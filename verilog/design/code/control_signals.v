==> flow/design.v <==
module control_signals #(
    parameter DATAW = 32,
    parameter ADDRW = $clog2(DATAW)
)
(
    input clock,
    input reset,
    input [6:0] opcode_dx,
    input [6:0] opcode_xm,
    input [6:0] opcode_mw,
    input [2:0] funct3,                          
    input [6:0] funct7,                          
    input br_eq,                                 
    input br_lt,                                 
    input [ADDRW-1:0] addr_rs1_dx,
    input [ADDRW-1:0] addr_rs2_dx,
    input [ADDRW-1:0] addr_rd_xm,
    input [ADDRW-1:0] addr_rd_mw,
    output [1:0] branch_comp_data1_sel,
    output [1:0] branch_comp_data2_sel,
    output br_taken,                             
    output pc_sel,
    output br_un,
    output [1:0] a_sel,
    output [1:0] b_sel,
    output [3:0] alu_sel,
    output mem_rw,
    output reg_wen,
    output [1:0] wb_sel
);
localparam ADD = 4'd0;
localparam SUB = 4'd1;
localparam SLL = 4'd2;
localparam SRL = 4'd3;
localparam SRA = 4'd4;
localparam SLT = 4'd5;
localparam SLTU = 4'd6;
localparam XOR = 4'd7;
localparam OR = 4'd8;
localparam AND = 4'd9;
localparam NOP = 4'd10;
localparam WB_MEM = 2'd0;
localparam WB_ALU = 2'd1;
localparam WB_PC4 = 2'd2;
reg [2:0] funct3_dx_r;
reg [6:0] funct7_dx_r;
always @(posedge clock) begin
    if (reset) begin
        funct3_dx_r <= 3'd0;
        funct7_dx_r <= 7'd0;
    end
    else begin
        funct3_dx_r <= funct3;
        funct7_dx_r <= funct7;
    end
end
wire is_branch_x  = (opcode_dx == 7'b1100011);
wire is_alu_x     = (opcode_dx == 7'b0110011);
wire is_alu_imm_x = (opcode_dx == 7'b0010011);
wire is_jal_x     = (opcode_dx == 7'b1101111);
wire is_auipc_x   = (opcode_dx == 7'b0010111);
wire is_lui_x     = (opcode_dx == 7'b0110111);
wire is_load_x    = (opcode_dx == 7'b0000011);
wire is_store_x   = (opcode_dx == 7'b0100011);
wire is_jalr_x    = (opcode_dx == 7'b1100111);
wire is_ecall_x   = (opcode_dx == 7'b1110011);
wire is_u_type_x  = is_lui_x || is_auipc_x;
wire branch_taken = (is_branch_x && (
    (funct3_dx_r == 'h0 && br_eq) ||                
    (funct3_dx_r == 'h1 && !br_eq) ||               
    (funct3_dx_r == 'h4 && br_lt) ||                
    (funct3_dx_r == 'h5 && !br_lt) ||               
    (funct3_dx_r == 'h6 && br_lt) ||                
    (funct3_dx_r == 'h7 && !br_lt))                  
) || is_jal_x || is_jalr_x;
assign br_un = is_branch_x && (funct3_dx_r == 'h6 || funct3_dx_r == 'h7);    
localparam REG = 2'b00;
localparam PC  = 2'b01;
localparam WX_BYPASS = 2'b10;
localparam MX_BYPASS = 2'b11;
localparam IMM  = 2'b01;
reg is_store_xm_r;
reg is_load_xm_r;
reg is_jal_xm_r;
reg is_jalr_xm_r;
reg is_branch_xm_r;
reg is_ecall_xm_r;
reg is_store_mw_r;
reg is_branch_mw_r;
reg is_ecall_mw_r;
reg is_load_mw_r;
reg is_jal_mw_r;
reg is_jalr_mw_r;
wire insn_xm_writes_reg = !(is_store_xm_r || is_branch_xm_r || is_ecall_xm_r) && (addr_rd_xm != 0);
wire insn_mw_writes_reg = !(is_store_mw_r || is_branch_mw_r || is_ecall_mw_r) && (addr_rd_mw != 0);
assign a_sel = (is_branch_x || is_auipc_x || is_jal_x) ? PC :
               (!(is_u_type_x || is_jal_x) && addr_rs1_dx == addr_rd_xm && addr_rd_xm != 0 && insn_xm_writes_reg) ? MX_BYPASS :
               (!(is_u_type_x || is_jal_x) && addr_rs1_dx == addr_rd_mw && addr_rd_mw != 0 && insn_mw_writes_reg) ? WX_BYPASS :
                REG;
assign b_sel = (is_alu_x && addr_rs2_dx == addr_rd_xm && addr_rd_xm != 0 && insn_xm_writes_reg) ? MX_BYPASS :
               (is_alu_x && addr_rs2_dx == addr_rd_mw && addr_rd_mw != 0 && insn_mw_writes_reg) ? WX_BYPASS :
               (!is_alu_x) ? IMM :
                             REG;
assign branch_comp_data1_sel =  (addr_rs1_dx == addr_rd_xm && addr_rd_xm != 0 && insn_xm_writes_reg) ? MX_BYPASS :
                                (addr_rs1_dx == addr_rd_mw && addr_rd_mw != 0 && insn_mw_writes_reg) ? WX_BYPASS :
                                                                                                        REG;
assign branch_comp_data2_sel =  (addr_rs2_dx == addr_rd_xm && addr_rd_xm != 0 && insn_xm_writes_reg) ? MX_BYPASS :
                                (addr_rs2_dx == addr_rd_mw && addr_rd_mw != 0 && insn_mw_writes_reg) ? WX_BYPASS :
                                                                                                        REG;
assign br_taken = branch_taken;              
assign pc_sel = branch_taken || is_jal_x || is_jalr_x;
assign alu_sel =    (is_lui_x) ? NOP :
                    (is_auipc_x || is_jal_x || is_jalr_x || is_load_x || is_store_x || is_branch_x) ? ADD :
                    (is_alu_x && funct7_dx_r == 'h20) ? ((funct3_dx_r == 'h0) ? SUB : SRA) :
                    (is_alu_x || is_alu_imm_x) ?
                        ((funct3_dx_r == 'h0) ? ADD :
                        (funct3_dx_r == 'h1) ? SLL :
                        (funct3_dx_r == 'h2) ? SLT :
                        (funct3_dx_r == 'h3) ? SLTU :
                        (funct3_dx_r == 'h4) ? XOR :
                        (funct3_dx_r == 'h5 && funct7_dx_r == 'h0) ? SRL :
                        (funct3_dx_r == 'h5 && funct7_dx_r == 'h20) ? SRA :
                        (funct3_dx_r == 'h6) ? OR :
                        (funct3_dx_r == 'h7) ? AND :
                        NOP)  
                    : NOP;   
always @(posedge clock) begin
    if (reset) begin
        is_store_xm_r <= 1'b0;
        is_load_xm_r <= 1'b0;
        is_jal_xm_r <= 1'b0;
        is_jalr_xm_r <= 1'b0;
        is_branch_xm_r <= 1'b0;
        is_ecall_xm_r <= 1'b0;
    end
    else begin
        is_store_xm_r <= is_store_x;
        is_load_xm_r <= is_load_x;
        is_jal_xm_r <= is_jal_x;
        is_jalr_xm_r <= is_jalr_x;
        is_branch_xm_r <= is_branch_x;
        is_ecall_xm_r <= is_ecall_x;
    end
end
assign mem_rw = is_store_xm_r && !reset;
always @(posedge clock) begin
    if (reset) begin
        is_store_mw_r <= 1'b0;
        is_branch_mw_r <= 1'b0;
        is_ecall_mw_r <= 1'b0;
        is_load_mw_r <= 1'b0;
        is_jal_mw_r <= 1'b0;
        is_jalr_mw_r <= 1'b0;
    end
    else begin
        is_store_mw_r <= is_store_xm_r;
        is_branch_mw_r <= is_branch_xm_r;
        is_ecall_mw_r <= is_ecall_xm_r;
        is_load_mw_r <= is_load_xm_r;
        is_jal_mw_r <= is_jal_xm_r;
        is_jalr_mw_r <= is_jalr_xm_r;
    end
end
wire is_ecall_wb = (opcode_mw == 7'b1110011);
wire is_nop = (opcode_mw == 7'b0);
assign reg_wen = !(is_store_mw_r || is_branch_mw_r || is_ecall_wb || is_nop || reset || addr_rd_mw == 0);
assign wb_sel = (is_load_mw_r) ? WB_MEM :
                (is_jal_mw_r || is_jalr_mw_r) ? WB_PC4 :
                WB_ALU;
endmodule
# Reports on control_signals
# What the tools print for control_signals, step after step.
# Line numbers count from 1 in the design file above.
# Operators carry their Yosys type and port widths (W data, S select, Z words).
# Library cell names are shortened.
# Not given: -
# setup
top_module	control_signals
clock_port	clock
lib	sky130hd
pvt_corner	tt_025C_1v80

# Word level
# Yosys after proc, flatten, opt, wreduce and memory -nomap, before mapping. Enables and synchronous resets that opt folds into registers are not counted as muxes. Memory bits, and registers merged into a memory's read port (data or address), are not among the register bits. Print and check cells are not counted. Equal cells are merged and count once.
# bits
ram_bits	0
reg_bits	22
mem_bits_ro	0
latchBits	0
elab_cells	139
inputBits	55
n_memories	0
clocked_rd_ports_x_width	0
output_inout_bits	19
# classes
mul	0
add_sub_neg	0
logic	0
equal	23
n_reduce_logical	76
div	0
muxes	26
shift	0
cmp	0
# op_table
cell	count
$mux W4	11
$eq A7 B7 Y1 const B	5
$logic_and A1 B1 Y1	34
$logic_or A1 B1 Y1	29
$eq A7 B6 Y1 const B	4
$mux W2	13
$eq A5 B5 Y1	4
$eq A7 B5 Y1 const B	2
$logic_not A7 Y1	2
$eq A3 B3 Y1 const B	4
$reduce_bool A5 Y1	2
$logic_not A1 Y1	7
$eq A7 B2 Y1 const B	1
$eq A3 B2 Y1 const B	2
$logic_not A5 Y1	1
$eq A3 B1 Y1 const B	1
$logic_not A3 Y1	1
$mux W3	1
$mux W1	1

# Longest topological paths
# Longest topological path by Yosys (ltp), each cell counted once; first at word level (registers and memories cut), then after technology mapping (sequential cells cut; the memories' decode and read muxes count).
# logic_depth
word_depth	14
ABC_AREA	0
depth_mapped	5
depth_no_buf	4

# After synthesis
# Source: synth_stat.txt of the flow (Yosys; design flattened, memories mapped). It holds for the ABC_AREA given above (unset counts as 0); a run with the other value may have another netlist.
# The area totals of this step are shown rounded.
# mapped
ffs	22
seqArea_um2	440.4
stdcells	165
buf_cells	9
mapped_area_um2	1374
# by_type
cell	count	type_area_um2
dfxtp_1	22	440.422
nor2b_1	18	112.608
xnor2_1	12	105.101
xor2_1	11	96.342
nor2_1	12	45.043
nand2_1	10	37.536
nor3_1	7	35.034
a21oi_1	6	30.029
o21ai_0	6	30.029
nor4_1	4	25.024
or4_1	3	22.522
or4_4	2	22.522
nand3_1	4	20.019
inv_1	5	18.768
nand2b_1	3	18.768
nand4_1	3	18.768
nor3b_4	1	18.768
a21oi_2	2	17.517
# Other cell types: 27; their cells: 34.

# Path before layout
# OpenSTA on the mapped netlist: ideal clock, no wires. The path of least setup slack (recovery checks aside). Input and output delay are each 20% of the period. Register names are those of the netlist, which keeps one name where synthesis merged equal registers.
# synth_path
path_kind	input-to-output
start	input port opcode_dx[2]
end	output port alu_sel[2]
n_path_buf	1
t_first_pin_ns	0.486
path_slack_ns	0.428
clock_period_ns	2.43
t_arrival_ns	1.516
output_delay_ns	0.486
t_required_ns	1.944
path_delay_ns	1.030
path_stages	4
input_delay_ns	0.486
synth_period_reached_ns	2.002
# "path_delay_ns" = arrival - input delay + setup time.
# A path that ends at an output port has no setup time.
# "path_stages" counts driving pins, that of a launching flip-flop among them; a cell with two outputs on the path counts twice.
# "synth_period_reached_ns" is the clock period less the worst setup slack; recovery checks do not enter. This is arithmetic on one report: input and output delays are still those of the set period (20% each).
# Between the ends stands the longest chain of elaborated cells between them, by number of cells; it is not shown to be the way that was timed. Of several equally long chains one is given.
# Each line given opens the expression or statement behind the cell; cells for indexed reads and writes are added by Yosys, which also makes memories of some case tables.
# synth_between
path_cell_list	buf_2 -> or3_4 -> nor3b_4 -> a21boi_1
elab_chain_len	8
cone_cells	20
cone_lines	13
cone_classes	9 x eq/ne; 4 x mux; 7 x reduce/logical
# synth_lines
item	line_no	source
from (decl)	8	input [6:0] opcode_dx,
$eq A7 B5 Y1	61	wire is_auipc_x   = (opcode_dx == 7'b0010111);
$logic_or A1 B1 Y1 (5 in a row)	113	(is_auipc_x || is_jal_x || is_jalr_x || is_load_x || is_store_x || is_branch_x) ? ADD :
$mux W4	113
$mux W4	112	assign alu_sel =    (is_lui_x) ? NOP :
to (decl)	26	output [3:0] alu_sel,

# Path in the finished layout
# From the final timing report of run 1: the path of least setup slack in the routed layout; clock arrival at registers is part of the times.
# layout_path
path_kind	input-to-output
start	input port addr_rs2_dx[1]
end	output port b_sel[1]
t_required_ns	1.81
t_arrival_ns	1.98
input_delay_ns	0.45
output_delay_ns	0.45
path_stages	5
t_first_pin_ns	0.45
path_slack_ns	-0.17
clock_period_ns	2.26
n_path_buf	2
# Between the ends stands the longest chain of elaborated cells between them, by number of cells; it is not shown to be the way that was timed. Of several equally long chains one is given.
# layout_between
path_cell_list	clkdlybuf4s50_1 -> xor2_1 -> or4_4 -> a21oi_2 -> clkdlybuf4s15_2
elab_chain_len	6
cone_cells	10
cone_classes	2 x eq/ne; 2 x mux; 6 x reduce/logical
# layout_lines
item	line_no	source
from (decl)	16	input [ADDRW-1:0] addr_rs2_dx,
$eq A5 B5 Y1	101	(is_alu_x && addr_rs2_dx == addr_rd_mw && addr_rd_mw != 0 && insn_mw_writes_reg) ? WX_BYPASS :
$logic_and A1 B1 Y1 (3 in a row)	101
$mux W2	101
$mux W2	100	assign b_sel = (is_alu_x && addr_rs2_dx == addr_rd_xm && addr_rd_xm != 0 && insn_xm_writes_reg) ? MX_BYPASS :
to (decl)	25	output [1:0] b_sel,

# Measured data: module control_signals, platform sky130hd, 2 stored runs of the flow under differing settings, order arbitrary. Input and output delays are each 20% of the period that was set; the output load is 0.01 pF.
# "period_less_ws_ns" = clock period - worst setup slack. The figure is calculated, with input and output delays left at 20% of the set period.
# "worst_path_ns" = time allowed to the worst setup path (clock period - input delay - output delay, where it has them) - its slack; a late launch clock adds to it, a late capture clock takes from it.
# "power_mw" is the tool's figure for a default switching activity; nothing was simulated.
# Values from the reports are rounded here.
# Among the settings, . means not set for that run.
# Among the results, . means that no value is shown for the run.
run name	period_ns	CORE_UTILIZATION	SETUP_SLACK_MARGIN	PLACE_DENSITY_LB_ADDON	HOLD_SLACK_MARGIN	TNS_END_PERCENT	GPL_TIMING_DRIVEN	GPL_ROUTABILITY_DRIVEN	CTS_CLUSTER_SIZE	CTS_CLUSTER_DIAMETER	SLEW_MARGIN	CAP_MARGIN	CORE_MARGIN	CELL_PAD_IN_SITES_GLOBAL_PLACEMENT	MIN_ROUTING_LAYER	MAX_ROUTING_LAYER	period_less_ws_ns	layout_utilization_pct	timing.setup.ws_ns	worst_path_ns	worstPathKind	design.die.area_um2	power_mw	final_setup_tns_ns	stdcell_area_um2	post_synth_area_um2	final_hold_ws_ns
run 1	2.26	21	-0.21	0.15	0.17	35	0	0	27	25	35	20	2	.	.	.	2.429	34.5	-0.169	1.53	input-to-output	7205	0.9831	-1.332	2188	1374	0.410
run 2	2.38	46	0.45	0.28	.	.	1	.	.	.	20	20	2	3	met2	met4	.	.	.	.	.	.	.	.	.	.	.
# Run 2: not finished: placement ended with error FLW-0024
